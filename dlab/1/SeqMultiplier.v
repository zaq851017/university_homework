==> flow/design.v <==
`timescale 1ns / 1ps
module SeqMultiplier(
input wire clk,
input wire enable,
input wire [7:0] A,
input wire [7:0] B,
output wire [15:0] C
    );
reg [7:0] Bmul;
reg [15:0] Cmul;
assign C=Cmul;
always@(posedge clk) 
begin 
	if(enable==0)
		begin
			Cmul=0;
			Bmul=B;
		end
	else if(Bmul)
			begin 
			Cmul=Cmul<<1;
			if(Bmul[7]==1)
				Cmul=Cmul+A;
			Bmul=Bmul<<1;
			end
end			
endmodule
Step by step through the tools: SeqMultiplier
The steps from the RTL of SeqMultiplier to its reports follow in flow order.
Lines are those of the file above, counted from 1.
Cell names lack the library's common part.
Not given: --
Design
  top: SeqMultiplier
  clock input: clk
  cell library: sky130hd
  timing corner: tt_025C_1v80

Word-level counts
Yosys after proc, flatten, opt, wreduce and memory -nomap, before mapping. Memory bits, and registers merged into a memory's read port (data or address), are not among the register bits. Print and check cells are not counted. Equal cells are merged and count once.
Storage and ports
  bits in registers: 24
  input bits: 18
  elaborated cells: 8
Operators by class
  add/sub/neg operators: 1
  eq/ne operators: 1
  mux-type cells: 3
  reduce/logical cells: 1
Operators with widths (count)
  16-bit by 8-bit adder with 16-bit output: 1
  16-bit two-way mux: 1
  8-bit two-way mux: 2
  8-bit nonzero test: 1
  2-bit by 1-bit inequality test with 1-bit output with constant B: 1

Logic depth
Yosys ltp: most cells in a row. Word level: on the elaborated netlist, between registers, memories and ports. Mapped: between sequential cells and ports; inverters and the memories' decode and read muxes count.
Logic depth
  word-level depth: 3
  ABC_AREA: 0
  gate-level depth with buffers: 8
  depth with buffers taken out: 8

Mapped cells and area
Yosys stat after the flow's synthesis: flattened, memories mapped to cells. It holds for the ABC_AREA given above (unset counts as 0); a run with the other value may have another netlist.
Synthesis totals
  mapped cells: 153
  synthesis area: 0.0014339 sq mm
  area of sequential cells: 0.0005605 sq mm
  mapped flip-flops: 24
Cells by type
  dfxtp_1: count 16, area in all 320.307 sq um
  edfxtp_1: count 8, area in all 240.23 sq um
  ha_1: count 7, area in all 87.584 sq um
  mux2_2: count 7, area in all 78.826 sq um
  xor2_1: count 8, area in all 70.067 sq um
  nor2_1: count 15, area in all 56.304 sq um
  a21oi_1: count 11, area in all 55.053 sq um
  o21ai_0: count 11, area in all 55.053 sq um
  a211oi_1: count 7, area in all 52.55 sq um
  nand2_1: count 11, area in all 41.29 sq um
  mux2i_1: count 4, area in all 40.038 sq um
  nor4_1: count 4, area in all 25.024 sq um
  nor3b_1: count 3, area in all 22.522 sq um
  fa_1: count 1, area in all 20.019 sq um
  o21ai_1: count 4, area in all 20.019 sq um
  clkbuf_1: count 5, area in all 18.768 sq um
  inv_1: count 5, area in all 18.768 sq um
  a311oi_1: count 2, area in all 17.517 sq um
Other cell types: 22; their cells: 24.

Path before layout
OpenSTA on the mapped netlist: ideal clock, no wires. The path of least setup slack (recovery checks aside). Input and output delay are each 20% of the period. Register names are those of the netlist, which keeps one name where synthesis merged equal registers.
Timing path post-synthesis
  path kind: register to register
  start point: register Cmul[0]
  end point: register Cmul[13]
  clock period: 2.14 ns
  library setup time: 0.070 ns
  time at the first pin: 0.000 ns
  arrival: 1.849 ns
  slack: 0.221 ns
  delay of the path: 1.919 ns
  stages on the path: 9
  synthesis period reached: 1.919 ns
"delay of the path" is the arrival time less input delay plus setup time.
"stages on the path" counts driving pins, that of a launching flip-flop among them; a cell with two outputs on the path counts twice.
"synthesis period reached" = period - worst setup slack (recovery checks aside). The figure is calculated, with input and output delays left at 20% of the set period.
The rows between start and end are the longest chain of elaborated cells between them; the timing report does not say that the signal goes this way. Where chains are equally long, one stands for them.
A line is the first line of the expression or statement that the cell stems from. Yosys adds cells for indexed reads and writes and turns some case tables into memories.
A register here has more assigning lines than the two given.
On the way, post-synthesis
  cell sequence: dfxtp_1 > ha_1 > inv_1 > fa_1 > nand2b_1 > a211oi_2 > o21ai_0 > xor2_1 > a21oi_1
  cells in the longest elaborated chain: 2
Ends and longest elaborated chain, post-synthesis
  start, declared: RTL line 10  | reg [15:0] Cmul;
  start, assigned: RTL line 21  | Cmul=Cmul<<1;
  start, assigned: RTL line 23  | Cmul=Cmul+A;
  16-bit by 8-bit adder with 16-bit output: RTL line 23
  16-bit two-way mux: RTL line 22  | if(Bmul[7]==1)
  end, assigned: RTL line 21
  end, assigned: RTL line 23
  end, declared: RTL line 10

Worst path after layout
Path of least setup slack in the final report of record 1 (OpenROAD, finished layout, wires in). Where an end is a register, its clock arrival counts in the times.
Timing path post-layout
  path kind: register to register
  start point: register Cmul[0]
  end point: register Cmul[11]
  clock period: 1.48 ns
  library setup time: 0.06 ns
  time at the first pin: 0.33 ns
  arrival: 2.07 ns
  slack: -0.32 ns
  stages on the path: 9
The rows between start and end are the longest chain of elaborated cells between them; the timing report does not say that the signal goes this way. Where chains are equally long, one stands for them.
A register here has more assigning lines than the two given.
On the way, post-layout
  cell sequence: dfxtp_4 > ha_4 > inv_2 > fa_2 > nand2b_4 > a211oi_4 > o21ai_1 > xor2_1 > a21oi_1
  cells in the longest elaborated chain: 2
Ends and longest elaborated chain, post-layout
  start, declared: RTL line 10  | reg [15:0] Cmul;
  start, assigned: RTL line 21  | Cmul=Cmul<<1;
  start, assigned: RTL line 23  | Cmul=Cmul+A;
  16-bit by 8-bit adder with 16-bit output: RTL line 23
  16-bit two-way mux: RTL line 22  | if(Bmul[7]==1)
  end, assigned: RTL line 21
  end, assigned: RTL line 23
  end, declared: RTL line 10

==> runs of SeqMultiplier <==
SeqMultiplier through Yosys and OpenROAD on sky130hd: 2 stored runs, unordered, with their settings and measured results. The constraints put input and output delay at 20% of the set period each and load the outputs with 0.01 pF.
"achieved clock period" = clock period - worst setup slack. The figure is calculated, with input and output delays left at 20% of the set period.
"worst setup path time": the worst setup path's part of the clock period (all of it between registers, 20% less for each end at a port) less its slack. A launch clock that arrives late makes it longer, a capture clock that arrives late makes it shorter.
"power" is the tool's figure for a default switching activity; nothing was simulated.

Record 1
==> flow/run.sh <==
#!/bin/bash
# the make line also repeats the synthesis and layout settings of config.mk as NAME=value (left out here)
make -C /OpenROAD-flow-scripts/flow DESIGN_CONFIG=/design/flow/config.mk WORK_HOME=/design/flow/orfs CLKGATE_MAP_FILE= finish
==> flow/config.mk <==
export PLATFORM = sky130hd
export DESIGN_NAME = SeqMultiplier
export DESIGN_NICKNAME = SeqMultiplier
export VERILOG_FILES = /design/flow/design.v
export SDC_FILE = /design/flow/constraint.sdc
export NUM_CORES = 4
export LEC_CHECK = 0
export CAP_MARGIN = 20
export CORE_MARGIN = 2
export CORE_UTILIZATION = 40
export SLEW_MARGIN = 20
==> flow/constraint.sdc <==
create_clock -name core_clock -period 1.48 [get_ports {clk}]
set_input_delay 0.2960 -clock core_clock [delete_from_list [all_inputs] [get_ports {clk}]]
set_output_delay 0.2960 -clock core_clock [all_outputs]
set_load 0.01 [all_outputs]

==> results of record 1 <==
chip area after synthesis (Yosys): 0.0014339 sq mm
die area: 0.0040794 sq mm
standard-cell area of the final layout: 0.0025124 sq mm
utilization: 0.741
worst setup slack after layout: -0.317 ns
total negative slack: -3.245 ns
worst hold slack: 0.536 ns
power: 2.228 mW
achieved clock period: 1.797 ns
worst setup path time: 1.80 ns
worst setup path kind: register to register

Record 2
==> flow/run.sh <==
#!/bin/bash
# the make line also repeats the synthesis and layout settings of config.mk as NAME=value (left out here)
make -C /OpenROAD-flow-scripts/flow DESIGN_CONFIG=/design/flow/config.mk WORK_HOME=/design/flow/orfs CLKGATE_MAP_FILE= finish
==> flow/config.mk <==
export PLATFORM = sky130hd
export DESIGN_NAME = SeqMultiplier
export DESIGN_NICKNAME = SeqMultiplier
export VERILOG_FILES = /design/flow/design.v
export SDC_FILE = /design/flow/constraint.sdc
export NUM_CORES = 4
export LEC_CHECK = 0
export CAP_MARGIN = 20
export CELL_PAD_IN_SITES_DETAIL_PLACEMENT = 0
export CORE_ASPECT_RATIO = 1.64
export CORE_MARGIN = 2
export CORE_UTILIZATION = 40
export CTS_CLUSTER_DIAMETER = 194
export CTS_CLUSTER_SIZE = 88
export GPL_ROUTABILITY_DRIVEN = 1
export GPL_TIMING_DRIVEN = 1
export MAX_ROUTING_LAYER = met4
export SLEW_MARGIN = 20
==> flow/constraint.sdc <==
create_clock -name core_clock -period 1.21 [get_ports {clk}]
set_input_delay 0.2420 -clock core_clock [delete_from_list [all_inputs] [get_ports {clk}]]
set_output_delay 0.2420 -clock core_clock [all_outputs]
set_load 0.01 [all_outputs]

==> results of record 2 <==
chip area after synthesis (Yosys): 0.0014339 sq mm
die area: 0.0040943 sq mm
standard-cell area of the final layout: 0.0025337 sq mm
utilization: 0.75
worst setup slack after layout: -0.642 ns
total negative slack: -9.249 ns
worst hold slack: 0.429 ns
power: 2.658 mW
achieved clock period: 1.852 ns
worst setup path time: 1.85 ns
worst setup path kind: register to register
