==> flow/design.v <==
`timescale 1ns / 1ps
module lab2hong(
    input clk,
    input reset,
    input btn_east,
    input btn_west,
    output  [7:0] led
    );
reg [22:0] counter;
reg signed [7:0] temp;
wire debounce;
assign led = temp;
always @(posedge clk,posedge reset)
begin 
	if(reset)
		counter <=0;
	else 
		counter<=counter+1;
end
assign debounce = &counter ; 
always @(posedge clk,posedge reset)
begin 
		if(reset)
			temp<=0;
		else if(debounce && btn_east)
			begin
			if(temp != -8)
			temp<=temp-1;
			else
			temp <= temp;
			end
		else if(debounce && btn_west)
			begin
			if(temp != 7)
			temp<=temp+1;
			else
			temp <= temp;
			end
end			
endmodule
* Reports on lab2hong
What the tools print for lab2hong, step after step. Line numbers count from 1 in the design file above. Operators: Yosys type, input widths -> output width; for muxes data width and select width s. The mark - stands for no value.
Design: top lab2hong, clock input clk, cell library sky130hd, timing corner tt_025C_1v80

* Elaborated design
Yosys after proc, flatten, opt, wreduce and memory -nomap, before mapping. Memory bits, and registers merged into a memory's read port (data or address), are not among the register bits. Print and check cells are not counted. Equal cells are merged and count once.
Cells by class: reduce/logical cells 6, $add $sub $neg 3, equal/unequal tests 3, mux-type cells 4
Operator list (number):
- $mux 8 | 4
- $add 23x1->23 const B | 1
- $reduce_and 23->1 | 1
- $ne 8x4->1 const B | 2
- $add 8x2->8 const B | 1
- $sub 8x2->8 const B | 1
- $reduce_bool 2->1 | 2
- $reduce_and 3->1 | 1
- $logic_and 1x1->1 | 2
- $ne 2x1->1 const B | 1
Bit counts: flip-flop bits (word level) 31, output and inout bits 8, word-level cells 18, input port bits 4

* Depth
Depth = most cells in a row (Yosys ltp): at word level without a register or memory, in the mapped netlist without a sequential cell, where the memories' decode and read muxes count.
Depth: depth after elaboration 4, ABC_AREA 0, mapped depth 12

* Mapped cells and area
Source: synth_stat.txt of the flow (Yosys; design flattened, memories mapped). It holds for the ABC_AREA given above (unset counts as 0); a run with the other value may have another netlist. Totals and module areas in this step are rounded.
Cells by type (number):
- sky130_fd_sc_hd__dfrtp_1 | 31
- sky130_fd_sc_hd__xnor2_1 | 20
- sky130_fd_sc_hd__xor2_1 | 9
- sky130_fd_sc_hd__nand2_1 | 16
- sky130_fd_sc_hd__nand3_1 | 8
- sky130_fd_sc_hd__o21ai_2 | 4
- sky130_fd_sc_hd__nor2_1 | 9
- sky130_fd_sc_hd__nand4_1 | 5
- sky130_fd_sc_hd__ha_1 | 2
- sky130_fd_sc_hd__nor3_1 | 5
- sky130_fd_sc_hd__and4_4 | 2
- sky130_fd_sc_hd__nand4_4 | 1
- sky130_fd_sc_hd__nor4_4 | 1
- sky130_fd_sc_hd__and4_1 | 2
- sky130_fd_sc_hd__mux2_4 | 1
- sky130_fd_sc_hd__nor3b_1 | 2
- sky130_fd_sc_hd__or4_1 | 2
- sky130_fd_sc_hd__nand2b_1 | 2
Not listed: further types 13, cells in them 17.
Mapped netlist: synthesis area 1530 um2, mapped flip-flops 31, sequential part of the area 776 um2, cell count 139

* Path before layout
OpenSTA on the mapped netlist: ideal clock, no wires. The path of least setup slack (recovery checks aside). Input and output delay are each 20% of the period. Register names are those of the netlist, which keeps one name where synthesis merged equal registers.
Path after synthesis: path kind reg2reg, start point register counter[0], end point register temp[6], data required time 3.064 ns, path slack 0.553 ns, time at the first pin 0.000 ns, period 3.19 ns, arrival time 2.512 ns, path delay 2.638 ns, stages 13, period reached after synthesis 2.637 ns
"path delay" = arrival - input delay + setup time. "stages": output pins that drive a net of the path, with the launching flip-flop's if there is one; two outputs of one cell count as two. "period reached after synthesis" is the clock period less the worst setup slack; recovery checks do not enter. This is arithmetic on one report: input and output delays are still those of the set period (20% each). Between the ends stands the longest chain of elaborated cells between them, by number of cells; it is not shown to be the way that was timed. Of several equally long chains one is given. A line is the first line of the expression or statement that the cell stems from. Yosys adds cells for indexed reads and writes and turns some case tables into memories. At most two assigning lines are given for a register; there are more.
Between the ends, after synthesis: cells stage by stage sky130_fd_sc_hd__dfrtp_1 sky130_fd_sc_hd__ha_1 sky130_fd_sc_hd__and4_4 sky130_fd_sc_hd__nand4_4 sky130_fd_sc_hd__or4_1 sky130_fd_sc_hd__buf_2 sky130_fd_sc_hd__xnor2_1 sky130_fd_sc_hd__ha_1 sky130_fd_sc_hd__nor3_1 sky130_fd_sc_hd__nand2_1 sky130_fd_sc_hd__nor2_1 sky130_fd_sc_hd__o21ai_2 sky130_fd_sc_hd__xnor2_1, cells in the longest elaborated chain 4
RTL lines, path after synthesis:
- from (decl) | line 9 | reg [22:0] counter;
- from (assign) | line 16 | counter <=0;
- from (assign) | line 18 | counter<=counter+1;
- $reduce_and 23->1 | line 20 | assign debounce = &counter ;
- $logic_and 1x1->1 | line 32 | else if(debounce && btn_west)
- $mux 8 | line 32
- $mux 8 | line 25 | else if(debounce && btn_east)
- to (assign) | line 28 | temp<=temp-1;
- to (assign) | line 30 | temp <= temp;
- to (decl) | line 10 | reg signed [7:0] temp;

* Path in the finished layout
From the final timing report of run A: the path of least setup slack in the routed layout; clock arrival at registers is part of the times.
Path post-layout: path kind in2reg, start point input port btn_east, end point register temp[6], data required time 5.21 ns, path slack 1.89 ns, time at the first pin 1.01 ns, stages 10, period 5.04 ns, arrival time 3.32 ns, external input delay 1.01 ns
Between the ends stands the longest chain of elaborated cells between them, by number of cells; it is not shown to be the way that was timed. Of several equally long chains one is given. At most two assigning lines are given for a register; there are more.
Between the ends, post-layout: cells stage by stage sky130_fd_sc_hd__clkdlybuf4s50_1 sky130_fd_sc_hd__nand4_1 sky130_fd_sc_hd__or4_1 sky130_fd_sc_hd__xnor2_1 sky130_fd_sc_hd__ha_1 sky130_fd_sc_hd__nor3_1 sky130_fd_sc_hd__nand2_1 sky130_fd_sc_hd__nor2_1 sky130_fd_sc_hd__o21ai_2 sky130_fd_sc_hd__xnor2_1, cells in the longest elaborated chain 3
RTL lines, path post-layout:
- from (decl) | line 5 | input btn_east,
- $logic_and 1x1->1 | line 25 | else if(debounce && btn_east)
- $ne 2x1->1
- $reduce_and 3->1
- to (assign) | line 28 | temp<=temp-1;
- to (assign) | line 30 | temp <= temp;
- to (decl) | line 10 | reg signed [7:0] temp;

# Flow runs of lab2hong

Module lab2hong, platform sky130hd: 2 stored runs of the flow (Yosys, OpenROAD) with differing settings, in no particular order. Input and output delays are each 20% of the period that was set; the output load is 0.01 pF.
By "achieved clock period" is meant the clock period of the run minus its worst setup slack. This is arithmetic on one report: input and output delays are still those of the set period (20% each).
"worst setup path time": the worst setup path's part of the clock period (all of it between registers, 20% less for each end at a port) less its slack. A launch clock that arrives late makes it longer, a capture clock that arrives late makes it shorter.
By "power" is meant OpenSTA's value without simulated activity: inputs other than the clock are taken to toggle once in ten clock periods, and the tool carries that through the logic.
The results are shown rounded.
[run A] settings: period_ns=5.04, CORE_UTILIZATION=30, PLACE_DENSITY_LB_ADDON=0.03, GPL_TIMING_DRIVEN=1, CAP_MARGIN=10, CORE_MARGIN=2, SLEW_MARGIN=20
[run A] result: chip area after synthesis (Yosys) 1530 um2, die area 5670 um2, standard-cell area of the final layout 1820 um2, utilization 37.8 %, worst setup slack after layout 1.89 ns, power 0.490 mW, achieved clock period 3.150 ns, worst setup path time 2.14 ns, worst setup path kind in2reg
[run B] settings: period_ns=3.6, CORE_UTILIZATION=16, CELL_PAD_IN_SITES_GLOBAL_PLACEMENT=2, CELL_PAD_IN_SITES_DETAIL_PLACEMENT=2, ABC_AREA=0, GPL_TIMING_DRIVEN=0, CTS_CLUSTER_DIAMETER=288, SLEW_MARGIN=25, MIN_ROUTING_LAYER=met1, CAP_MARGIN=20, CORE_MARGIN=2
[run B] result: chip area after synthesis (Yosys) 1530 um2, die area 10300 um2, standard-cell area of the final layout 1900 um2, utilization 20.5 %, worst setup slack after layout 0.655 ns, power 0.688 mW, achieved clock period 2.945 ns, worst setup path time 2.95 ns, worst setup path kind reg2reg
