==> flow/design.v <==
`timescale 1ns / 1ps
module MorseDecoder(
input clk,
input enable,
input  [79:0] in_bits,
output reg [34:0] out_text,
output valid
    );
reg [79:0] in=0;
reg [15:0] dec_reg=0;
reg finish=0;
wire A,B,C,D,E,F,G,H,I,J,K,L,M,N,O,P,Q,R,S,T,U,V,W,X,Y,Z ;
assign A = !dec_reg[12] && !dec_reg[11] && !dec_reg[10] && !dec_reg[9] && !dec_reg[8] && !dec_reg[7] && !dec_reg[6] && !dec_reg[5] && dec_reg[4] && !dec_reg[3] && dec_reg[2] && dec_reg[1] && !dec_reg[15] && !dec_reg[14] && !dec_reg[13] && dec_reg[0] ;
assign B = !dec_reg[12] && !dec_reg[11] && !dec_reg[10] && !dec_reg[9] && dec_reg[8] && dec_reg[7] && dec_reg[6] && !dec_reg[5] && dec_reg[4] && !dec_reg[3] && dec_reg[2] && !dec_reg[1]&& !dec_reg[15] && !dec_reg[14] && !dec_reg[13] && dec_reg[0] ;
assign C = !dec_reg[12] && !dec_reg[11] && dec_reg[10] && dec_reg[9] && dec_reg[8] && !dec_reg[7] && dec_reg[6] && !dec_reg[5] && dec_reg[4] && dec_reg[3] && dec_reg[2] && !dec_reg[1] && !dec_reg[15] && !dec_reg[14] && !dec_reg[13] && dec_reg[0];
assign D = !dec_reg[12] && !dec_reg[11] && !dec_reg[10] && !dec_reg[9] && !dec_reg[8] && !dec_reg[7] && dec_reg[6] && dec_reg[5] && dec_reg[4] && !dec_reg[3] && !dec_reg[2] && dec_reg[1] && !dec_reg[15] && !dec_reg[14] && !dec_reg[13] && dec_reg[0];
assign E = !dec_reg[12] && !dec_reg[11] && !dec_reg[10] && !dec_reg[9] && !dec_reg[8] && !dec_reg[7] && !dec_reg[6] && !dec_reg[5] && !dec_reg[4] && !dec_reg[3] && !dec_reg[2] && !dec_reg[1] && !dec_reg[15] && !dec_reg[14] && !dec_reg[13] && dec_reg[0];
assign F = !dec_reg[12] && !dec_reg[11] && !dec_reg[10] && !dec_reg[9] && dec_reg[8] && !dec_reg[7] && dec_reg[6] && !dec_reg[5] && dec_reg[4] && dec_reg[3] && dec_reg[2] && !dec_reg[1] && !dec_reg[15] && !dec_reg[14] && !dec_reg[13] && dec_reg[0];
assign G = !dec_reg[12] && !dec_reg[11] && !dec_reg[10] && !dec_reg[9] && dec_reg[8] && dec_reg[7] && dec_reg[6] && !dec_reg[5] && dec_reg[4] && dec_reg[3] && dec_reg[2] && !dec_reg[1] && !dec_reg[15] && !dec_reg[14] && !dec_reg[13] && dec_reg[0];
assign H = !dec_reg[12] && !dec_reg[11] && !dec_reg[10] && !dec_reg[9] && !dec_reg[8] && !dec_reg[7] && dec_reg[6] && !dec_reg[5] && dec_reg[4] && !dec_reg[3] && dec_reg[2] && !dec_reg[1] && !dec_reg[15] && !dec_reg[14] && !dec_reg[13] && dec_reg[0];
assign I =!dec_reg[12] && !dec_reg[11] && !dec_reg[10] && !dec_reg[9] && !dec_reg[8] && !dec_reg[7] && !dec_reg[6] && !dec_reg[5] && !dec_reg[4] && !dec_reg[3] && dec_reg[2] && !dec_reg[1] && !dec_reg[15] && !dec_reg[14] && !dec_reg[13] && dec_reg[0];
assign J = dec_reg[12] && !dec_reg[11] && dec_reg[10] && dec_reg[9] && dec_reg[8] && !dec_reg[7] && dec_reg[6] && dec_reg[5] && dec_reg[4] && !dec_reg[3] && dec_reg[2] && dec_reg[1] && !dec_reg[15] && !dec_reg[14] && !dec_reg[13] && dec_reg[0];
assign K =!dec_reg[12] && !dec_reg[11] && !dec_reg[10] && !dec_reg[9] && dec_reg[8] && dec_reg[7] && dec_reg[6] && !dec_reg[5] && dec_reg[4] && !dec_reg[3] && dec_reg[2] && dec_reg[1] && !dec_reg[15] && !dec_reg[14] && !dec_reg[13] && dec_reg[0];
assign L = !dec_reg[12] && !dec_reg[11] && !dec_reg[10] && !dec_reg[9] && dec_reg[8] && !dec_reg[7] && dec_reg[6] && dec_reg[5] && dec_reg[4] && !dec_reg[3] && dec_reg[2] && !dec_reg[1] && !dec_reg[15] && !dec_reg[14] && !dec_reg[13] && dec_reg[0];
assign M = !dec_reg[12] && !dec_reg[11] && !dec_reg[10] && !dec_reg[9] && !dec_reg[8] && !dec_reg[7] && dec_reg[6] && dec_reg[5] && dec_reg[4] && !dec_reg[3] && dec_reg[2] && dec_reg[1] && !dec_reg[15] && !dec_reg[14] && !dec_reg[13] && dec_reg[0];
assign N = !dec_reg[12] && !dec_reg[11] && !dec_reg[10] && !dec_reg[9] && !dec_reg[8] && !dec_reg[7] && !dec_reg[6] && !dec_reg[5] && dec_reg[4] && dec_reg[3] && dec_reg[2] && !dec_reg[1] && !dec_reg[15] && !dec_reg[14] && !dec_reg[13] && dec_reg[0];
assign O = !dec_reg[12] && !dec_reg[11] && dec_reg[10] && dec_reg[9] && dec_reg[8] && !dec_reg[7] && dec_reg[6] && dec_reg[5] && dec_reg[4] && !dec_reg[3] && dec_reg[2] && dec_reg[1] && !dec_reg[15] && !dec_reg[14] && !dec_reg[13] && dec_reg[0];
assign P = !dec_reg[12] && !dec_reg[11] && dec_reg[10] && !dec_reg[9] && dec_reg[8] && dec_reg[7] && dec_reg[6] && !dec_reg[5] && dec_reg[4] && dec_reg[3] && dec_reg[2] && !dec_reg[1] && !dec_reg[15] && !dec_reg[14] && !dec_reg[13] && dec_reg[0];
assign Q = dec_reg[12] && dec_reg[11] && dec_reg[10] && !dec_reg[9] && dec_reg[8] && dec_reg[7] && dec_reg[6] && !dec_reg[5] && dec_reg[4] && !dec_reg[3] && dec_reg[2] && dec_reg[1] && !dec_reg[15] && !dec_reg[14] && !dec_reg[13] && dec_reg[0];
assign R = !dec_reg[12] && !dec_reg[11] && !dec_reg[10] && !dec_reg[9] && !dec_reg[8] && !dec_reg[7] && dec_reg[6] && !dec_reg[5] && dec_reg[4] && dec_reg[3] && dec_reg[2] && !dec_reg[1] && !dec_reg[15] && !dec_reg[14] && !dec_reg[13] && dec_reg[0];
assign S = !dec_reg[12] && !dec_reg[11] && !dec_reg[10] && !dec_reg[9] && !dec_reg[8] && !dec_reg[7] && !dec_reg[6] && !dec_reg[5] && dec_reg[4] && !dec_reg[3] && dec_reg[2] && !dec_reg[1] && !dec_reg[15] && !dec_reg[14] && !dec_reg[13] && dec_reg[0];
assign T = !dec_reg[12] && !dec_reg[11] && !dec_reg[10] && !dec_reg[9] && !dec_reg[8] && !dec_reg[7] && !dec_reg[6] && !dec_reg[5] && !dec_reg[4] && !dec_reg[3] && dec_reg[2] && dec_reg[1] && !dec_reg[15] && !dec_reg[14] && !dec_reg[13] && dec_reg[0];
assign U = !dec_reg[12] && !dec_reg[11] && !dec_reg[10] && !dec_reg[9] && !dec_reg[8] && !dec_reg[7] && dec_reg[6] && !dec_reg[5] && dec_reg[4] && !dec_reg[3] && dec_reg[2] && dec_reg[1] && !dec_reg[15] && !dec_reg[14] && !dec_reg[13] && dec_reg[0];
assign V = !dec_reg[12] && !dec_reg[11] && !dec_reg[10] && !dec_reg[9] && dec_reg[8] && !dec_reg[7] && dec_reg[6] && !dec_reg[5] && dec_reg[4] && !dec_reg[3] && dec_reg[2] && dec_reg[1] && !dec_reg[15] && !dec_reg[14] && !dec_reg[13] && dec_reg[0];
assign W = !dec_reg[12] && !dec_reg[11] && !dec_reg[10] && !dec_reg[9] && dec_reg[8] && !dec_reg[7] && dec_reg[6] && dec_reg[5] && dec_reg[4] && !dec_reg[3] && dec_reg[2] && dec_reg[1] && !dec_reg[15] && !dec_reg[14] && !dec_reg[13] && dec_reg[0];
assign X = !dec_reg[12] && !dec_reg[11] && dec_reg[10] && dec_reg[9] && dec_reg[8] && !dec_reg[7] && dec_reg[6] && !dec_reg[5] && dec_reg[4] && !dec_reg[3] && dec_reg[2] && dec_reg[1] && !dec_reg[15] && !dec_reg[14] && !dec_reg[13] && dec_reg[0];
assign Y = dec_reg[12] && dec_reg[11] && dec_reg[10] && !dec_reg[9] && dec_reg[8] && !dec_reg[7] && dec_reg[6] && dec_reg[5] && dec_reg[4] && !dec_reg[3] && dec_reg[2] && dec_reg[1] && !dec_reg[15] && !dec_reg[14] && !dec_reg[13] && dec_reg[0];
assign Z = !dec_reg[12] && !dec_reg[11] && dec_reg[10] && dec_reg[9] && dec_reg[8] && !dec_reg[7] && dec_reg[6] && dec_reg[5] && dec_reg[4] && !dec_reg[3] && dec_reg[2] && !dec_reg[1] && !dec_reg[15] && !dec_reg[14] && !dec_reg[13] && dec_reg[0];
assign  valid =finish;
	always@ (posedge clk)
		begin
			if(enable) 
				begin
					if(!valid && !in[79] && !in[78] && !in[77])
						begin
							out_text = out_text  << 7 ;
							out_text[6] = 1 ;
							out_text[5] = 0 ;
							out_text[4] = P || Q || R || S || T || U || V  ||W ||X || Y || Z ;
							out_text[3] = H || I || J || K || L || M || N || O || X || Y || Z ;
							out_text[2] = D || E || F || G ||L || M || N || O || T || U || V || W ;
							out_text[1] = B || C || F || G ||J || K || N || O  || R || S || V || W || Z ;
							out_text[0] = A || C || E ||G || I ||K || M || O || Q || S || U ||W || Y ;
							dec_reg =0;
							in = in << 3;
							if(in == 0)  
								finish = 1;
						end
					else if (!valid )  
						begin
							dec_reg = {dec_reg[14:0],in[79]};
							in = {in[78:0],1'b0};
							finish=0;
						end
				end
			 else 
				begin
					in = in_bits;
					finish=0;
				end
		end
endmodule
---- Reports on MorseDecoder ----
What the tools print for MorseDecoder, step after step.
Line numbers count from 1 in the design file above.
Operators carry their Yosys type and port widths (W data, S select, Z words).
Library cell names are shortened.
The mark n/a stands for no value.
design
  top module .............................. MorseDecoder
  clock ................................... clk
  library ................................. sky130hd
  library corner .......................... tt_025C_1v80

---- Word-level counts ----
Counts by Yosys on the flattened word-level netlist (proc, flatten, opt, wreduce; memories kept). Register bits leave out memories and registers merged into their read ports (data or address). Print and check cells are left out. Cells with the same type and inputs are merged into one.
word-level totals
  memory cells ............................ 0
  bits in writable memories ............... 0
  register bits after elaboration ......... 122
  latch bits .............................. 0
  word-level cells ........................ 320
  word width x clocked read ports ......... 0
  bits of input ports ..................... 82
  ROM bits ................................ 0
  output and inout bits ................... 36
operators by class
  shift-type cells ........................ 0
  add/sub/neg operators ................... 0
  equal/unequal tests ..................... 2
  $lt $le $gt $ge ......................... 0
  div/mod/pow operators ................... 0
  reductions and logical operators ........ 307
  multiply operators ...................... 0
  bitwise logic cells ..................... 0
  multiplexer cells ....................... 7
operators with widths
  kind                  count
  $mux W80              3
  $logic_and A1 B1 Y1   231
  $logic_not A80 Y1     1
  $logic_or A1 B1 Y1    55
  $logic_not A1 Y1      19
  $mux W16              1
  $ne A3 B2 Y1 const B  1
  $mux W1               3
  $ne A2 B1 Y1 const B  1
  $reduce_and A2 Y1     1

---- Logic depth ----
Depth = most cells in a row (Yosys ltp): at word level without a register or memory, in the mapped netlist without a sequential cell, where the memories' decode and read muxes count.
logic depth
  depth in word-level cells ............... 28
  ABC_AREA ................................ 0
  depth in mapped cells ................... 7

---- After synthesis ----
The flow's flattened synthesis, as Yosys stat reports it; memories are mapped. The netlist is that of the ABC_AREA named above (0 if unset); the other value can give another one.
The area totals of this step are shown rounded.
cell types
  type      count  area in all (um^2)
  edfxtp_1  121    3.63E+03
  mux2i_1   75     750.72
  a21oi_1   85     425.408
  nor2_1    90     337.824
  nor4_1    22     137.632
  nor2b_1   18     112.608
  clkbuf_1  26     97.594
  buf_4     10     75.072
  nand2_1   20     75.072
  nand3_1   9      45.043
  buf_2     8      40.038
  o21ai_0   8      40.038
  nand4_1   5      31.28
  or4_1     4      30.029
  or3_1     4      25.024
  or4_4     2      22.522
  nor4_4    1      21.27
  a32o_1    2      20.019
Other cell types: 28; their cells: 44.
mapped netlist
  synthesis area .......................... 6,300 um^2
  mapped flip-flops ....................... 122
  cells in the netlist .................... 554
  buffers ................................. 48

---- Worst setup path after synthesis ----
Path of least setup slack by OpenSTA after synthesis, without wires, with an ideal clock, recovery checks aside; 20% of the period is set as input and as output delay. Where synthesis merged equal registers, the netlist keeps one of their names.
path post-synthesis
  path kind ............................... input to register
  from .................................... in enable
  to ...................................... reg in[0]
  driving pins on the path ................ 4
  arrival ................................. 2.865 ns
  clock period ............................ 3.43 ns
  path buffers ............................ 3
  slack ................................... -0.230 ns
  external input delay .................... 0.686 ns
  path delay .............................. 2.973 ns
  data required time ...................... 2.636 ns
  synthesis period reached ................ 3.66 ns
"path delay" = arrival - input delay + setup time.
"driving pins on the path" counts driving pins, that of a launching flip-flop among them; a cell with two outputs on the path counts twice.
"synthesis period reached" is the clock period less the worst setup slack; recovery checks do not enter. This is arithmetic on one report: input and output delays are still those of the set period (20% each).
The rows between start and end are the longest chain of elaborated cells between them; the timing report does not say that the signal goes this way. Where chains are equally long, one stands for them.
Each line given opens the expression or statement behind the cell; cells for indexed reads and writes are added by Yosys, which also makes memories of some case tables.
At most two assigning lines are given for a register; there are more.
Only ways into the end's enable, where the timed path ends, are counted here.
on the way, post-synthesis
  cells stage by stage .................... clkbuf_1 -> clkbuf_1 -> clkbuf_1 -> nand2_1
  cells in the longest elaborated chain ... 1
  elaborated cells on any way between the ends .. 1
ends and longest elaborated chain, post-synthesis
  element             line  source
  start: declaration  4     input enable,
  $ne A3 B2 Y1        n/a
  end: assignment     55    in = in << 3;
  end: assignment     62    in = {in[78:0],1'b0};
  end: declaration    9     reg [79:0] in=0;

---- Timing after layout ----
From the final timing report of run 1: the path of least setup slack in the routed layout; clock arrival at registers is part of the times.
path after layout
  path kind ............................... input to register
  from .................................... in enable
  to ...................................... reg in[4]
  arrival ................................. 3.75 ns
  data required time ...................... 7.79 ns
  clock period ............................ 7.52 ns
  driving pins on the path ................ 5
  external input delay .................... 1.50 ns
  path buffers ............................ 4
  slack ................................... 4.04 ns
The rows between start and end are the longest chain of elaborated cells between them; the timing report does not say that the signal goes this way. Where chains are equally long, one stands for them.
At most two assigning lines are given for a register; there are more.
Only ways into the end's enable, where the timed path ends, are counted here.
on the way, after layout
  cells stage by stage .................... clkbuf_1 -> clkbuf_1 -> clkbuf_1 -> nand2_4 -> buf_12
  cells in the longest elaborated chain ... 1
  elaborated cells on any way between the ends .. 1
ends and longest elaborated chain, after layout
  element             line  source
  start: declaration  4     input enable,
  $ne A3 B2 Y1        n/a
  end: assignment     55    in = in << 3;
  end: assignment     62    in = {in[78:0],1'b0};
  end: declaration    9     reg [79:0] in=0;

==> results <==
MorseDecoder through Yosys and OpenROAD on sky130hd: 2 stored runs, unordered, with their settings and measured results. The constraints put input and output delay at 20% of the set period each and load the outputs with 0.01 pF.
"clock period reached" = clock period - worst setup slack. The figure is calculated, with input and output delays left at 20% of the set period.
By "allowed time less slack (worst setup path)" is meant the share of the clock period that the worst setup path is allowed (20% is reserved at inputs, 20% at outputs), minus its slack. Clock arrival times at its registers enter into it.
"power consumption": no workload was simulated; the value follows from the tool's default switching activity.
Values from the reports are rounded here.

======== run 1 ========
==> flow/run.sh <==
#!/bin/bash
# the make line also repeats the synthesis and layout settings of config.mk as NAME=value (left out here)
make -C /OpenROAD-flow-scripts/flow DESIGN_CONFIG=/design/flow/config.mk WORK_HOME=/design/flow/orfs CLKGATE_MAP_FILE= finish
==> flow/config.mk <==
export PLATFORM = sky130hd
export DESIGN_NAME = MorseDecoder
export DESIGN_NICKNAME = MorseDecoder
export VERILOG_FILES = /design/flow/design.v
export SDC_FILE = /design/flow/constraint.sdc
export NUM_CORES = 4
export LEC_CHECK = 0
export ABC_AREA = 0
export CAP_MARGIN = 35
export CORE_MARGIN = 8
export CORE_UTILIZATION = 61
export GPL_TIMING_DRIVEN = 0
export HOLD_SLACK_MARGIN = 0.1
export PLACE_DENSITY = 0.8
export SLEW_MARGIN = 35
export TNS_END_PERCENT = 5
==> flow/constraint.sdc <==
create_clock -name core_clock -period 7.52 [get_ports {clk}]
set_input_delay 1.5040 -clock core_clock [delete_from_list [all_inputs] [get_ports {clk}]]
set_output_delay 1.5040 -clock core_clock [all_outputs]
set_load 0.01 [all_outputs]

-------- measured, run 1 --------
  synthesized cell area ................... 6,300 um^2
  die area ................................ 14,000 um^2
  standard-cell area after layout ......... 8,100 um^2
  utilization in the final report ......... 80 %
  setup slack of the critical path ........ 4.0 ns
  summed negative setup slack ............. 0.000 ns
  power consumption ....................... 1.8 mW
  clock period reached .................... 3.479 ns
  allowed time less slack (worst setup path) .. 1.97 ns
  class of the worst setup path ........... input to register

======== run 2 ========
==> flow/run.sh <==
#!/bin/bash
# the make line also repeats the synthesis and layout settings of config.mk as NAME=value (left out here)
make -C /OpenROAD-flow-scripts/flow DESIGN_CONFIG=/design/flow/config.mk WORK_HOME=/design/flow/orfs CLKGATE_MAP_FILE= finish
==> flow/config.mk <==
export PLATFORM = sky130hd
export DESIGN_NAME = MorseDecoder
export DESIGN_NICKNAME = MorseDecoder
export VERILOG_FILES = /design/flow/design.v
export SDC_FILE = /design/flow/constraint.sdc
export NUM_CORES = 4
export LEC_CHECK = 0
export CAP_MARGIN = 20
export CORE_MARGIN = 2
export CORE_UTILIZATION = 40
export SLEW_MARGIN = 20
==> flow/constraint.sdc <==
create_clock -name core_clock -period 3.48 [get_ports {clk}]
set_input_delay 0.6960 -clock core_clock [delete_from_list [all_inputs] [get_ports {clk}]]
set_output_delay 0.6960 -clock core_clock [all_outputs]
set_load 0.01 [all_outputs]

-------- measured, run 2 --------
  synthesized cell area ................... 6,300 um^2
  die area ................................ 17,000 um^2
  standard-cell area after layout ......... 8,000 um^2
  utilization in the final report ......... 52 %
  setup slack of the critical path ........ 1.2 ns
  summed negative setup slack ............. 0.000 ns
  power consumption ....................... 3.8 mW
  clock period reached .................... 2.235 ns
  allowed time less slack (worst setup path) .. 1.54 ns
  class of the worst setup path ........... register to output
